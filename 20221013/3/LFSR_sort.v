==> flow/design.v <==
module LFSR_sort(clk,rst,num_temp,out0,out1,out2,out3,out4,out5,out6,out7);
input clk,rst;
output reg [7:0] num_temp;
output reg [7:0] out0,out1,out2,out3,out4,out5,out6,out7;
reg [1:0]state,nextstate;
reg [3:0] count;
reg sort_done;
reg [7:0] save [7:0];
reg [7:0] temp;
reg [7:0] tempY;
reg [7:0] tempX;
reg [3:0] x_pos;
reg [3:0] y_pos;
reg [3:0] sort_counter;
reg sort_valid ;
reg change_ok;
parameter input_data=2'b00;
parameter sort_data=2'b01;
parameter output_data=2'b10;
always@(posedge clk, posedge rst)begin
	if(rst)begin
		state<=input_data;
	end
	else begin
		state<=nextstate;
	end
end
always @(*)begin
	case(state)
		input_data:begin
			if(count<4'd8)begin
				nextstate=input_data;
			end
			else begin
				nextstate=sort_data;
			end
		end
		sort_data:begin
			if(sort_valid)begin
				nextstate=sort_data;
			end
			else begin
				nextstate=output_data;
			end
		end
		output_data:begin
			nextstate=output_data;
		end
		default:begin
			nextstate=input_data;
		end
	endcase
end
integer y,x;
always @(posedge clk,posedge rst)begin
	if(rst)begin
		num_temp<=8'hF1;
		count<=4'b0000;
		for(y=0;y<8;y=y+1)begin
			save[y]<=7'd0;
		end
		sort_valid<=1'b1;
	end
	else if(state==input_data)begin
		num_temp={num_temp[6:0],num_temp[0]^num_temp[2]};
		save[count]<=num_temp;
		count<=count+1'b1;
	end
	else if(state==sort_data)begin
		for(x=0;x<7;x=x+1) begin
			if(save[x]>save[x+1]) begin
				save[x]<=save[x+1];
				save[x+1]<=save[x];
			end
	  end
	  if(sort_counter==0) begin
        sort_valid<=1'b0;
    end
	end
	else if(state==output_data)begin
		out0<=save[0];
		out1<=save[1];
		out2<=save[2];
		out3<=save[3];
		out4<=save[4];
		out5<=save[5];
		out6<=save[6];
		out7<=save[7];
	end
end
always @(posedge clk,posedge rst)begin
	if(rst)begin
		sort_counter<=4'b1000;
	end
	else begin
		if(sort_valid == 1) begin
			sort_counter <= sort_counter - 1;
		end
	end
end
endmodule 
### Step by step through the tools: LFSR_sort

What the tools print for LFSR_sort, step after step.
Line numbers count from 1 in the design file above.
Cell names lack the library's common part.
The mark -- stands for no value.

| design | value |
|---|---|
| top | LFSR_sort |
| clock | clk |
| standard-cell library | sky130hd |
| library corner | tt_025C_1v80 |

### Elaborated design

Source: Yosys, flattened and elaborated. Widths are those after wreduce. Registers that Yosys merges into a memory's read port (data or address) are not register bits. Print and check cells do not count. Equal cells are merged and count once.

| bit counts | value |
|---|---|
| register bits after elaboration | 147 |
| bits of input ports | 2 |
| output and inout port bits | 72 |
| cells after elaboration | 115 |

| operators by class | value |
|---|---|
| add/sub/neg operators | 2 |
| order comparisons | 8 |
| equality and inequality tests | 17 |
| muxes and demuxes | 41 |
| bitwise operators | 4 |
| reduce/logical cells | 22 |

Operators with widths:

| kind | number |
|---|---|
| two-way mux 8 bit | 38 |
| greater-than comparator 8 bit | 7 |
| AND reduction 3 bit | 9 |
| nonzero test 3 bit | 6 |
| inequality test 2 bit with constant B | 8 |
| == test 3 bit with constant B | 4 |
| nonzero test 2 bit | 3 |
| == test 3 x 2 -> 1 bit with constant B | 2 |
| case mux 2 bit (select 3 bit) | 1 |
| adder 4 x 1 -> 4 bit with constant B | 1 |
| subtractor 4 x 1 -> 4 bit with constant B | 1 |
| less-than comparator 4 bit with constant B | 1 |
| zero test 4 bit | 1 |
| AND reduction 4 bit | 1 |
| NOT 1 bit | 3 |
| == test 3 x 1 -> 1 bit with constant B | 1 |
| zero test 3 bit | 1 |
| == test 2 x 1 -> 1 bit with constant B | 1 |
| == test 2 bit with constant B | 1 |
| zero test 2 bit | 1 |
| two-way mux 2 bit | 1 |
| bitwise XOR 1 bit | 1 |
| two-way mux 1 bit | 1 |

### Logic depth

Depth = most cells in a row (Yosys ltp): at word level without a register or memory, in the mapped netlist without a sequential cell, where the memories' decode and read muxes count.

| depth | value |
|---|---|
| depth after elaboration | 5 |
| ABC_AREA | 0 |
| gate-level depth with buffers | 10 |

### Mapped cells and area

Yosys stat after the flow's synthesis: flattened, memories mapped to cells. It holds for the ABC_AREA given above (unset counts as 0); a run with the other value may have another netlist.

| synthesis totals | value |
|---|---|
| cells in the netlist | 658 |
| synthesis area | 7,714.9 sq um |
| sequential area | 4,033.9 sq um |
| flip-flops | 148 |
| buffers | 24 |

Cells by type:

| cell | number |
|---|---|
| edfxtp_1 | 64 |
| dfrtp_1 | 76 |
| ha_1 | 64 |
| mux2_2 | 41 |
| a311oi_1 | 30 |
| inv_1 | 70 |
| o21ai_0 | 44 |
| dfstp_2 | 8 |
| mux2i_1 | 21 |
| a21oi_1 | 38 |
| nor3_1 | 30 |
| nand2_1 | 33 |
| nor2_1 | 26 |
| nand4_1 | 14 |
| mux2_1 | 6 |
| a31oi_4 | 3 |
| o211ai_2 | 4 |
| clkbuf_1 | 13 |

Not listed: further types 31, cells in them 73.

### Path before layout

Path of least setup slack by OpenSTA after synthesis, without wires, with an ideal clock, recovery checks aside; 20% of the period is set as input and as output delay. Where synthesis merged equal registers, the netlist keeps one of their names.

| timing after synthesis | value |
|---|---|
| path kind | in2reg |
| from | input port rst |
| to | register out0[0] |
| period | 10.7 ns |
| input delay | 2.140 ns |
| setup time | 0.670 ns |
| launch time at the first pin | 2.140 ns |
| arrival time | 8.851 ns |
| setup slack | 1.179 ns |
| path delay | 7.381 ns |
| driving pins on the path | 1 |
| buffers on the path | 0 |
| synthesis period reached | 9.521 ns |

"path delay" = arrival - input delay + setup time.
"driving pins on the path" counts driving pins, that of a launching flip-flop among them; a cell with two outputs on the path counts twice.
"synthesis period reached" is the clock period less the worst setup slack; recovery checks do not enter. This is arithmetic on one report: input and output delays are still those of the set period (20% each).
The rows between start and end are the longest chain of elaborated cells between them; the timing report does not say that the signal goes this way. Where chains are equally long, one stands for them.
Each line given opens the expression or statement behind the cell; cells for indexed reads and writes are added by Yosys, which also makes memories of some case tables.

| on the way, after synthesis | value |
|---|---|
| cells stage by stage | nor4b_1 |
| cells in the longest elaborated chain | 2 |
| elaborated cells between the ends (all ways) | 2 |
| source lines of those cells | 0 |
| classes of those cells | logic: 1; reduce/logical: 1 |

RTL lines, path after synthesis:

| item | RTL line | RTL |
|---|---|---|
| start, declared | 2 | `input clk,rst;` |
| NOT 1 bit | -- |  |
| AND reduction 4 bit | -- |  |
| end, assigned | 81 | `out0<=save[0];` |
| end, declared | 4 | `output reg [7:0] out0,out1,out2,out3,out4,out5,out6,out7;` |

### Timing after layout

Path of least setup slack in the final report of run A (OpenROAD, finished layout, wires in). Where an end is a register, its clock arrival counts in the times.

| timing after layout | value |
|---|---|
| path kind | reg2reg |
| from | register save[3][3] |
| to | register save[3][2] |
| period | 6.01 ns |
| setup time | 0.11 ns |
| launch time at the first pin | 0.44 ns |
| arrival time | 3.57 ns |
| setup slack | 2.77 ns |
| driving pins on the path | 9 |
| buffers on the path | 0 |

The rows between start and end are the longest chain of elaborated cells between them; the timing report does not say that the signal goes this way. Where chains are equally long, one stands for them.
At most two assigning lines are given for a register; there are more.

| on the way, after layout | value |
|---|---|
| cells stage by stage | dfrtp_1 > inv_1 > ha_1 > a21oi_1 > a21oi_1 > o22ai_2 > a21o_1 > and2_1 > mux2_2 |
| cells in the longest elaborated chain | 5 |
| elaborated cells between the ends (all ways) | 8 |
| source lines of those cells | 3 |
| classes of those cells | compare: 2; mux: 4; reduce/logical: 2 |

RTL lines, path after layout:

| item | RTL line | RTL |
|---|---|---|
| start, declared | 8 | `reg [7:0] save [7:0];` |
| start, assigned | 66 | `save[count]<=num_temp;` |
| start, assigned | 72 | `save[x]<=save[x+1];` |
| greater-than comparator 8 bit | 71 | `if(save[x]>save[x+1]) begin` |
| two-way mux 8 bit (2 in a row) | 71 |  |
| two-way mux 8 bit | 69 | `else if(state==sort_data)begin` |
| two-way mux 8 bit | 64 | `else if(state==input_data)begin` |
| end, assigned | 66 |  |
| end, assigned | 72 |  |
| end, declared | 8 |  |

Subject: LFSR_sort on sky130hd, stored results

Hello all,

Measured data: module LFSR_sort, platform sky130hd, 2 stored runs of the flow under differing settings, order arbitrary. Input and output delays are each 20% of the period that was set; the output load is 0.01 pF.
"achieved clock period" = clock period - worst setup slack. The figure is calculated, with input and output delays left at 20% of the set period.
"allowed time less slack (worst setup path)": the worst setup path's part of the clock period (all of it between registers, 20% less for each end at a port) less its slack. A launch clock that arrives late makes it longer, a capture clock that arrives late makes it shorter.
"overall power" rests on the timing tool's default activity at the inputs, not on a simulated workload.

## Run A

==> flow/run.sh <==
#!/bin/bash
# the make line also repeats the synthesis and layout settings of config.mk as NAME=value (left out here)
make -C /OpenROAD-flow-scripts/flow DESIGN_CONFIG=/design/flow/config.mk WORK_HOME=/design/flow/orfs CLKGATE_MAP_FILE= finish
==> flow/config.mk <==
export PLATFORM = sky130hd
export DESIGN_NAME = LFSR_sort
export DESIGN_NICKNAME = LFSR_sort
export VERILOG_FILES = /design/flow/design.v
export SDC_FILE = /design/flow/constraint.sdc
export NUM_CORES = 4
export LEC_CHECK = 0
export ABC_AREA = 0
export CAP_MARGIN = 20
export CELL_PAD_IN_SITES_DETAIL_PLACEMENT = 2
export CELL_PAD_IN_SITES_GLOBAL_PLACEMENT = 3
export CORE_ASPECT_RATIO = 1.55
export CORE_MARGIN = 3
export CORE_UTILIZATION = 20
export CTS_CLUSTER_DIAMETER = 133
export GPL_ROUTABILITY_DRIVEN = 1
export GPL_TIMING_DRIVEN = 1
export HOLD_SLACK_MARGIN = -0.07
export MIN_ROUTING_LAYER = met2
export PLACE_DENSITY_LB_ADDON = 0.09
export SLEW_MARGIN = 20
export TNS_END_PERCENT = 5
==> flow/constraint.sdc <==
create_clock -name core_clock -period 6.01 [get_ports {clk}]
set_input_delay 1.2020 -clock core_clock [delete_from_list [all_inputs] [get_ports {clk}]]
set_output_delay 1.2020 -clock core_clock [all_outputs]
set_load 0.01 [all_outputs]

| result of run A | value |
|---|---|
| standard-cell area after routing | 9,604.2 sq um |
| achieved clock period | 3.241 ns |
| die footprint | 41,023.9 sq um |
| lowest hold slack | 0.453 ns |
| allowed time less slack (worst setup path) | 3.24 ns |
| critical path type | reg2reg |
| total negative slack | 0.000 ns |
| Yosys chip area after synthesis | 7,714.9 sq um |
| overall power | 2,146 uW |
| worst slack on setup checks | 2.769 ns |
| post-layout utilization | 25.2 % |

## Run B

==> flow/run.sh <==
#!/bin/bash
# the make line also repeats the synthesis and layout settings of config.mk as NAME=value (left out here)
make -C /OpenROAD-flow-scripts/flow DESIGN_CONFIG=/design/flow/config.mk WORK_HOME=/design/flow/orfs CLKGATE_MAP_FILE= finish
==> flow/config.mk <==
export PLATFORM = sky130hd
export DESIGN_NAME = LFSR_sort
export DESIGN_NICKNAME = LFSR_sort
export VERILOG_FILES = /design/flow/design.v
export SDC_FILE = /design/flow/constraint.sdc
export NUM_CORES = 4
export LEC_CHECK = 0
export CAP_MARGIN = 20
export CORE_MARGIN = 8
export CORE_UTILIZATION = 31
export GPL_ROUTABILITY_DRIVEN = 0
export GPL_TIMING_DRIVEN = 0
export HOLD_SLACK_MARGIN = -0.1
export SLEW_MARGIN = 20
==> flow/constraint.sdc <==
create_clock -name core_clock -period 16.1 [get_ports {clk}]
set_input_delay 3.2200 -clock core_clock [delete_from_list [all_inputs] [get_ports {clk}]]
set_output_delay 3.2200 -clock core_clock [all_outputs]
set_load 0.01 [all_outputs]

| result of run B | value |
|---|---|
| achieved clock period | 5.364 ns |
| total negative slack | 0.000 ns |
| worst slack on setup checks | 10.736 ns |
| allowed time less slack (worst setup path) | 2.14 ns |
| critical path type | in2reg |
| standard-cell area after routing | 9,509.1 sq um |
| die footprint | 30,190.8 sq um |
| overall power | 782.5 uW |
| lowest hold slack | 0.444 ns |
| post-layout utilization | 39.0 % |
| Yosys chip area after synthesis | 7,714.9 sq um |

Thanks
